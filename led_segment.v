==> flow/design.v <==
module led_segment(
	input	 clk,
	input  [3:0]num1,
	input  [3:0]num2,
	input  [3:0]num3,
	input  [3:0]num4,
	output reg [3:0]ds_en,
	output reg [6:0]ds_reg
);
parameter [6:0]NUM_0=7'b0111111;
parameter [6:0]NUM_1=7'b0000110;
parameter [6:0]NUM_2=7'b1011011;
parameter [6:0]NUM_3=7'b1001111;
parameter [6:0]NUM_4=7'b1100110;
parameter [6:0]NUM_5=7'b1101101;
parameter [6:0]NUM_6=7'b1111101;
parameter [6:0]NUM_7=7'b0000111;
parameter [6:0]NUM_8=7'b1111111;
parameter [6:0]NUM_9=7'b1101111;
parameter [6:0]NUM_A=7'b1110111;
parameter [6:0]NUM_B=7'b1111100;
parameter [6:0]NUM_C=7'b1011000;
parameter [6:0]NUM_D=7'b1011110;
parameter [6:0]NUM_E=7'b1111001;
parameter [6:0]NUM_F=7'b1110001;
parameter [6:0]NUM_BLK=7'b0000000;
parameter [3:0]EN_1=4'b1110;
parameter [3:0]EN_2=4'b1101;
parameter [3:0]EN_3=4'b1011;
parameter [3:0]EN_4=4'b0111;
parameter [3:0]EN_A=4'b0000;
reg [31:0]cnt;
always @(posedge clk)
	begin
		cnt = cnt + 1'b1;
	end
always @(posedge clk)
	begin
		if(cnt[16:15] == 2'b00)
			case (num1)
			4'h0 :   begin ds_reg = NUM_0; ds_en=EN_1;end
			4'h1 :   begin ds_reg = NUM_1; ds_en=EN_1;end
			4'h2 :   begin ds_reg = NUM_2; ds_en=EN_1;end
			4'h3 :   begin ds_reg = NUM_3; ds_en=EN_1;end
			4'h4 :   begin ds_reg = NUM_4; ds_en=EN_1;end
			4'h5 :   begin ds_reg = NUM_5; ds_en=EN_1;end
			4'h6 :   begin ds_reg = NUM_6; ds_en=EN_1;end
			4'h7 :   begin ds_reg = NUM_7; ds_en=EN_1;end
			4'h8 :   begin ds_reg = NUM_8; ds_en=EN_1;end
			4'h9 :   begin ds_reg = NUM_9; ds_en=EN_1;end
			4'ha :   begin ds_reg = NUM_A; ds_en=EN_1;end
			4'hb :   begin ds_reg = NUM_B; ds_en=EN_1;end
			4'hc :   begin ds_reg = NUM_C; ds_en=EN_1;end
			4'hd :   begin ds_reg = NUM_D; ds_en=EN_1;end
			4'he :   begin ds_reg = NUM_E; ds_en=EN_1;end
			4'hf :   begin ds_reg = NUM_F; ds_en=EN_1;end
			default: begin ds_reg = NUM_BLK; ds_en=EN_1;end
			endcase  
		if(cnt[16:15] == 2'b01)
			case (num2)
			4'h0 :   begin ds_reg = NUM_0; ds_en=EN_2;end
			4'h1 :   begin ds_reg = NUM_1; ds_en=EN_2;end
			4'h2 :   begin ds_reg = NUM_2; ds_en=EN_2;end
			4'h3 :   begin ds_reg = NUM_3; ds_en=EN_2;end
			4'h4 :   begin ds_reg = NUM_4; ds_en=EN_2;end
			4'h5 :   begin ds_reg = NUM_5; ds_en=EN_2;end
			4'h6 :   begin ds_reg = NUM_6; ds_en=EN_2;end
			4'h7 :   begin ds_reg = NUM_7; ds_en=EN_2;end
			4'h8 :   begin ds_reg = NUM_8; ds_en=EN_2;end
			4'h9 :   begin ds_reg = NUM_9; ds_en=EN_2;end
			4'ha :   begin ds_reg = NUM_A; ds_en=EN_2;end
			4'hb :   begin ds_reg = NUM_B; ds_en=EN_2;end
			4'hc :   begin ds_reg = NUM_C; ds_en=EN_2;end
			4'hd :   begin ds_reg = NUM_D; ds_en=EN_2;end
			4'he :   begin ds_reg = NUM_E; ds_en=EN_2;end
			4'hf :   begin ds_reg = NUM_F; ds_en=EN_2;end
			default: begin ds_reg = NUM_BLK; ds_en=EN_2;end
			endcase  
		if(cnt[16:15] == 2'b10)
			case (num3)
			4'h0 :   begin ds_reg = NUM_0; ds_en=EN_3;end
			4'h1 :   begin ds_reg = NUM_1; ds_en=EN_3;end
			4'h2 :   begin ds_reg = NUM_2; ds_en=EN_3;end
			4'h3 :   begin ds_reg = NUM_3; ds_en=EN_3;end
			4'h4 :   begin ds_reg = NUM_4; ds_en=EN_3;end
			4'h5 :   begin ds_reg = NUM_5; ds_en=EN_3;end
			4'h6 :   begin ds_reg = NUM_6; ds_en=EN_3;end
			4'h7 :   begin ds_reg = NUM_7; ds_en=EN_3;end
			4'h8 :   begin ds_reg = NUM_8; ds_en=EN_3;end
			4'h9 :   begin ds_reg = NUM_9; ds_en=EN_3;end
			4'ha :   begin ds_reg = NUM_A; ds_en=EN_3;end
			4'hb :   begin ds_reg = NUM_B; ds_en=EN_3;end
			4'hc :   begin ds_reg = NUM_C; ds_en=EN_3;end
			4'hd :   begin ds_reg = NUM_D; ds_en=EN_3;end
			4'he :   begin ds_reg = NUM_E; ds_en=EN_3;end
			4'hf :   begin ds_reg = NUM_F; ds_en=EN_3;end
			default: begin ds_reg = NUM_BLK; ds_en=EN_3;end
			endcase  
		if(cnt[16:15] == 2'b11)
			case (num4)
			4'h0 :   begin ds_reg = NUM_0; ds_en=EN_4;end
			4'h1 :   begin ds_reg = NUM_1; ds_en=EN_4;end
			4'h2 :   begin ds_reg = NUM_2; ds_en=EN_4;end
			4'h3 :   begin ds_reg = NUM_3; ds_en=EN_4;end
			4'h4 :   begin ds_reg = NUM_4; ds_en=EN_4;end
			4'h5 :   begin ds_reg = NUM_5; ds_en=EN_4;end
			4'h6 :   begin ds_reg = NUM_6; ds_en=EN_4;end
			4'h7 :   begin ds_reg = NUM_7; ds_en=EN_4;end
			4'h8 :   begin ds_reg = NUM_8; ds_en=EN_4;end
			4'h9 :   begin ds_reg = NUM_9; ds_en=EN_4;end
			4'ha :   begin ds_reg = NUM_A; ds_en=EN_4;end
			4'hb :   begin ds_reg = NUM_B; ds_en=EN_4;end
			4'hc :   begin ds_reg = NUM_C; ds_en=EN_4;end
			4'hd :   begin ds_reg = NUM_D; ds_en=EN_4;end
			4'he :   begin ds_reg = NUM_E; ds_en=EN_4;end
			4'hf :   begin ds_reg = NUM_F; ds_en=EN_4;end
			default: begin ds_reg = NUM_BLK; ds_en=EN_4;end
			endcase  
	end 
endmodule
==> Tool chain data of led_segment <==
What the tools print for led_segment, step after step.
Lines are those of the file above, counted from 1.
Operators: Yosys type, input widths -> output width; for muxes data width and select width s.
Library cell names are shortened.
{ "inputs": {"top_module": "led_segment", "clock": "clk", "lib": "sky130hd", "corner": "tt_025C_1v80"} }

==> Elaborated design <==
Yosys after proc, flatten, opt, wreduce and memory -nomap, before mapping. Memory bits, and registers merged into a memory's read port (data or address), are not among the register bits. Print and check cells are not counted. Equal cells are merged and count once.
Memory sizes are those after Yosys's memory passes, which may raise the word count (mostly to a power of two), join words into wider ones and drop unused or constant bits.
{ "bits": {"reg_bits": 43, "latchBits": 0, "mem_bits_rw": 0, "mem_bits_ro": 448, "clocked_rd_ports_x_width": 0, "memories": 4, "in_bits": 17, "output_inout_bits": 11, "elab_cells": 21} }
{ "classes": {"add_sub_neg": 1, "mul": 0, "div_mod_pow": 0, "cmp": 0, "n_eq": 3, "n_shift": 0, "muxes": 8, "bitwise": 0, "reduce_logical": 2} }
{ "mem_list": {"columns": ["memory", "size", "word_bits", "read_ports", "write_ports", "line_no", "source"], "rows": [
  ["(no name shown)", 16, 7, 1, 0, 40, "case (num1)"],
  ["(no name shown)", 16, 7, 1, 0, 60, "case (num2)"],
  ["(no name shown)", 16, 7, 1, 0, 80, "case (num3)"],
  ["(no name shown)", 16, 7, 1, 0, 100, "case (num4)"]
]} }
{ "ops": {"columns": ["operator", "n"], "rows": [
  ["$add 32x1->32 const B", 1],
  ["$mux 7", 4],
  ["$mux 4", 4],
  ["$eq 2x2->1 const B", 2],
  ["$reduce_bool 4->1", 1],
  ["$eq 2x1->1 const B", 1],
  ["$logic_not 2->1", 1]
]} }

==> Longest topological paths <==
Longest topological path by Yosys (ltp), each cell counted once; first at word level (registers and memories cut), then after technology mapping (sequential cells cut; the memories' decode and read muxes count).
{ "depth": {"depth_word": 5, "abc_area": 0, "ltp_mapped": 6, "mapped_depth_nobuf": 6} }

==> Mapped cells and area <==
Source: synth_stat.txt of the flow (Yosys; design flattened, memories mapped). It holds for the ABC_AREA given above (unset counts as 0); a run with the other value may have another netlist.
{ "synth_totals": {"stdcells": 211, "area_um2": 2119.5, "sequential_area_um2": 670.6, "ff_cells": 28, "buf_cells": 10} }
{ "by_type": {"columns": ["type", "n", "area_total_um2"], "rows": [
  ["ha_1", 29, 362.848],
  ["dfxtp_1", 17, 340.326],
  ["edfxtp_1", 11, 330.317],
  ["mux4_2", 8, 180.173],
  ["xnor2_1", 11, 96.342],
  ["inv_1", 15, 56.304],
  ["nor2b_1", 9, 56.304],
  ["a21oi_1", 9, 45.043],
  ["nand2_1", 11, 41.29],
  ["buf_2", 7, 35.034],
  ["nand3_1", 7, 35.034],
  ["xor2_1", 4, 35.034],
  ["nor2_1", 9, 33.782],
  ["a211oi_1", 4, 30.029],
  ["nor3_1", 6, 30.029],
  ["o21ai_0", 6, 30.029],
  ["a221oi_1", 3, 26.275],
  ["mux4_1", 1, 26.275]
]} }
Other cell types: 25; their cells: 44.

==> Path before layout <==
Path of least setup slack by OpenSTA after synthesis, without wires, with an ideal clock, recovery checks aside; 20% of the period is set as input and as output delay. Where synthesis merged equal registers, the netlist keeps one of their names.
{ "synth_path": {"path_type": "input -> register", "start": "input port num3[1]", "end": "register ds_reg[5]", "tclk_ns": 2.07, "in_delay_ns": 0.414, "setup_ns": 0.272, "t_first_pin_ns": 0.414, "arrival_ns": 1.386, "required_time_ns": 1.798, "setup_slack_ns": 0.412, "path_delay_ns": 1.244, "path_stages": 6, "n_path_buf": 0, "synth_period_reached_ns": 1.658} }
"path_delay_ns" is the arrival time less input delay plus setup time.
"path_stages": output pins that drive a net of the path, with the launching flip-flop's if there is one; two outputs of one cell count as two.
"synth_period_reached_ns" = period - worst setup slack (recovery checks aside). The figure is calculated, with input and output delays left at 20% of the set period.
The rows between start and end are the longest chain of elaborated cells between them; the timing report does not say that the signal goes this way. Where chains are equally long, one stands for them.
A line is the first line of the expression or statement that the cell stems from. Yosys adds cells for indexed reads and writes and turns some case tables into memories.
A memory read counts as a cell of the chain, while the word-level depth stops at memories.
A register here has more assigning lines than the two given.
{ "synth_via": {"cell_sequence": "inv_1 > ha_1 > nor2b_1 > nor3_1 > a31oi_1 > mux4_2", "elab_chain_cells": 3, "cone_cells": 3, "lines_between": 3, "classes_between": "mux: 2; memory: 1"} }
{ "synth_rtl": {"columns": ["item", "line_no", "source"], "rows": [
  ["from (decl)", 5, "input [3:0]num3,"],
  ["$mem_v2 16x7", 80, "case (num3)"],
  ["$mux 7", 79, "if(cnt[16:15] == 2'b10)"],
  ["$mux 7", 99, "if(cnt[16:15] == 2'b11)"],
  ["to (assign)", 97, "default: begin ds_reg = NUM_BLK; ds_en=EN_3;end"],
  ["to (assign)", 101, "4'h0 : begin ds_reg = NUM_0; ds_en=EN_4;end"],
  ["to (decl)", 8, "output reg [6:0]ds_reg"]
]} }

==> Worst path after layout <==
Path of least setup slack in the final report of flow run 2 (OpenROAD, finished layout, wires in). Where an end is a register, its clock arrival counts in the times.
{ "layout_path": {"path_type": "input -> register", "start": "input port num3[1]", "end": "register ds_reg[5]", "tclk_ns": 1.42, "in_delay_ns": 0.28, "setup_ns": 0.24, "t_first_pin_ns": 0.28, "arrival_ns": 1.50, "required_time_ns": 1.51, "setup_slack_ns": 0.01, "path_stages": 7, "n_path_buf": 1} }
The rows between start and end are the longest chain of elaborated cells between them; the timing report does not say that the signal goes this way. Where chains are equally long, one stands for them.
A memory read counts as a cell of the chain, while the word-level depth stops at memories.
A register here has more assigning lines than the two given.
{ "layout_via": {"cell_sequence": "clkbuf_4 > inv_12 > ha_4 > nor2b_4 > nor3_1 > a31oi_1 > mux4_2", "elab_chain_cells": 3, "cone_cells": 3, "lines_between": 3, "classes_between": "mux: 2; memory: 1"} }
{ "layout_rtl": {"columns": ["item", "line_no", "source"], "rows": [
  ["from (decl)", 5, "input [3:0]num3,"],
  ["$mem_v2 16x7", 80, "case (num3)"],
  ["$mux 7", 79, "if(cnt[16:15] == 2'b10)"],
  ["$mux 7", 99, "if(cnt[16:15] == 2'b11)"],
  ["to (assign)", 97, "default: begin ds_reg = NUM_BLK; ds_en=EN_3;end"],
  ["to (assign)", 101, "4'h0 : begin ds_reg = NUM_0; ds_en=EN_4;end"],
  ["to (decl)", 8, "output reg [6:0]ds_reg"]
]} }

--- measured runs ---
led_segment through Yosys and OpenROAD on sky130hd: 2 stored runs, unordered, with their settings and measured results. The constraints put input and output delay at 20% of the set period each and load the outputs with 0.01 pF.
"achievedPeriod_ns" means the clock period less the worst setup slack. The figure is calculated, with input and output delays left at 20% of the set period.
"worst_path_time_ns" = time allowed to the worst setup path (clock period - input delay - output delay, where it has them) - its slack; a late launch clock adds to it, a late capture clock takes from it.

Flow run 1
==> flow/run.sh <==
#!/bin/bash
# the make line also repeats the synthesis and layout settings of config.mk as NAME=value (left out here)
make -C /OpenROAD-flow-scripts/flow DESIGN_CONFIG=/design/flow/config.mk WORK_HOME=/design/flow/orfs CLKGATE_MAP_FILE= finish
==> flow/config.mk <==
export PLATFORM = sky130hd
export DESIGN_NAME = led_segment
export DESIGN_NICKNAME = led_segment
export VERILOG_FILES = /design/flow/design.v
export SDC_FILE = /design/flow/constraint.sdc
export NUM_CORES = 4
export LEC_CHECK = 0
export ABC_AREA = 0
export CAP_MARGIN = 25
export CORE_MARGIN = 2
export CORE_UTILIZATION = 53
export CTS_CLUSTER_SIZE = 57
export GPL_ROUTABILITY_DRIVEN = 1
export PLACE_DENSITY = 0.95
export SETUP_SLACK_MARGIN = -0.0
export SLEW_MARGIN = 30
export TNS_END_PERCENT = 50
==> flow/constraint.sdc <==
create_clock -name core_clock -period 1.25 [get_ports {clk}]
set_input_delay 0.2500 -clock core_clock [delete_from_list [all_inputs] [get_ports {clk}]]
set_output_delay 0.2500 -clock core_clock [all_outputs]
set_load 0.01 [all_outputs]

==> results of flow run 1, as JSON <==
{
  "outcome": "not finished: routing ended with error GRT-0232"
}

Flow run 2
==> flow/run.sh <==
#!/bin/bash
# the make line also repeats the synthesis and layout settings of config.mk as NAME=value (left out here)
make -C /OpenROAD-flow-scripts/flow DESIGN_CONFIG=/design/flow/config.mk WORK_HOME=/design/flow/orfs CLKGATE_MAP_FILE= finish
==> flow/config.mk <==
export PLATFORM = sky130hd
export DESIGN_NAME = led_segment
export DESIGN_NICKNAME = led_segment
export VERILOG_FILES = /design/flow/design.v
export SDC_FILE = /design/flow/constraint.sdc
export NUM_CORES = 4
export LEC_CHECK = 0
export ABC_AREA = 0
export CAP_MARGIN = 20
export CORE_MARGIN = 2
export CORE_UTILIZATION = 67
export GPL_TIMING_DRIVEN = 0
export PLACE_DENSITY_LB_ADDON = 0.07
export SLEW_MARGIN = 20
export TNS_END_PERCENT = 50
==> flow/constraint.sdc <==
create_clock -name core_clock -period 1.42 [get_ports {clk}]
set_input_delay 0.2840 -clock core_clock [delete_from_list [all_inputs] [get_ports {clk}]]
set_output_delay 0.2840 -clock core_clock [all_outputs]
set_load 0.01 [all_outputs]

==> results of flow run 2, as JSON <==
{
  "stdcell_area_um2": 2676.3,
  "setupTns_ns": 0.000,
  "final_die_area_um2": 3629.5,
  "post_synth_area_um2": 2119.5,
  "ws_hold_ns": 0.476,
  "achievedPeriod_ns": 1.410,
  "worst_path_time_ns": 1.13,
  "worst_path_kind": "input -> register",
  "setup_worst_slack_ns": 0.010
}
--- end ---
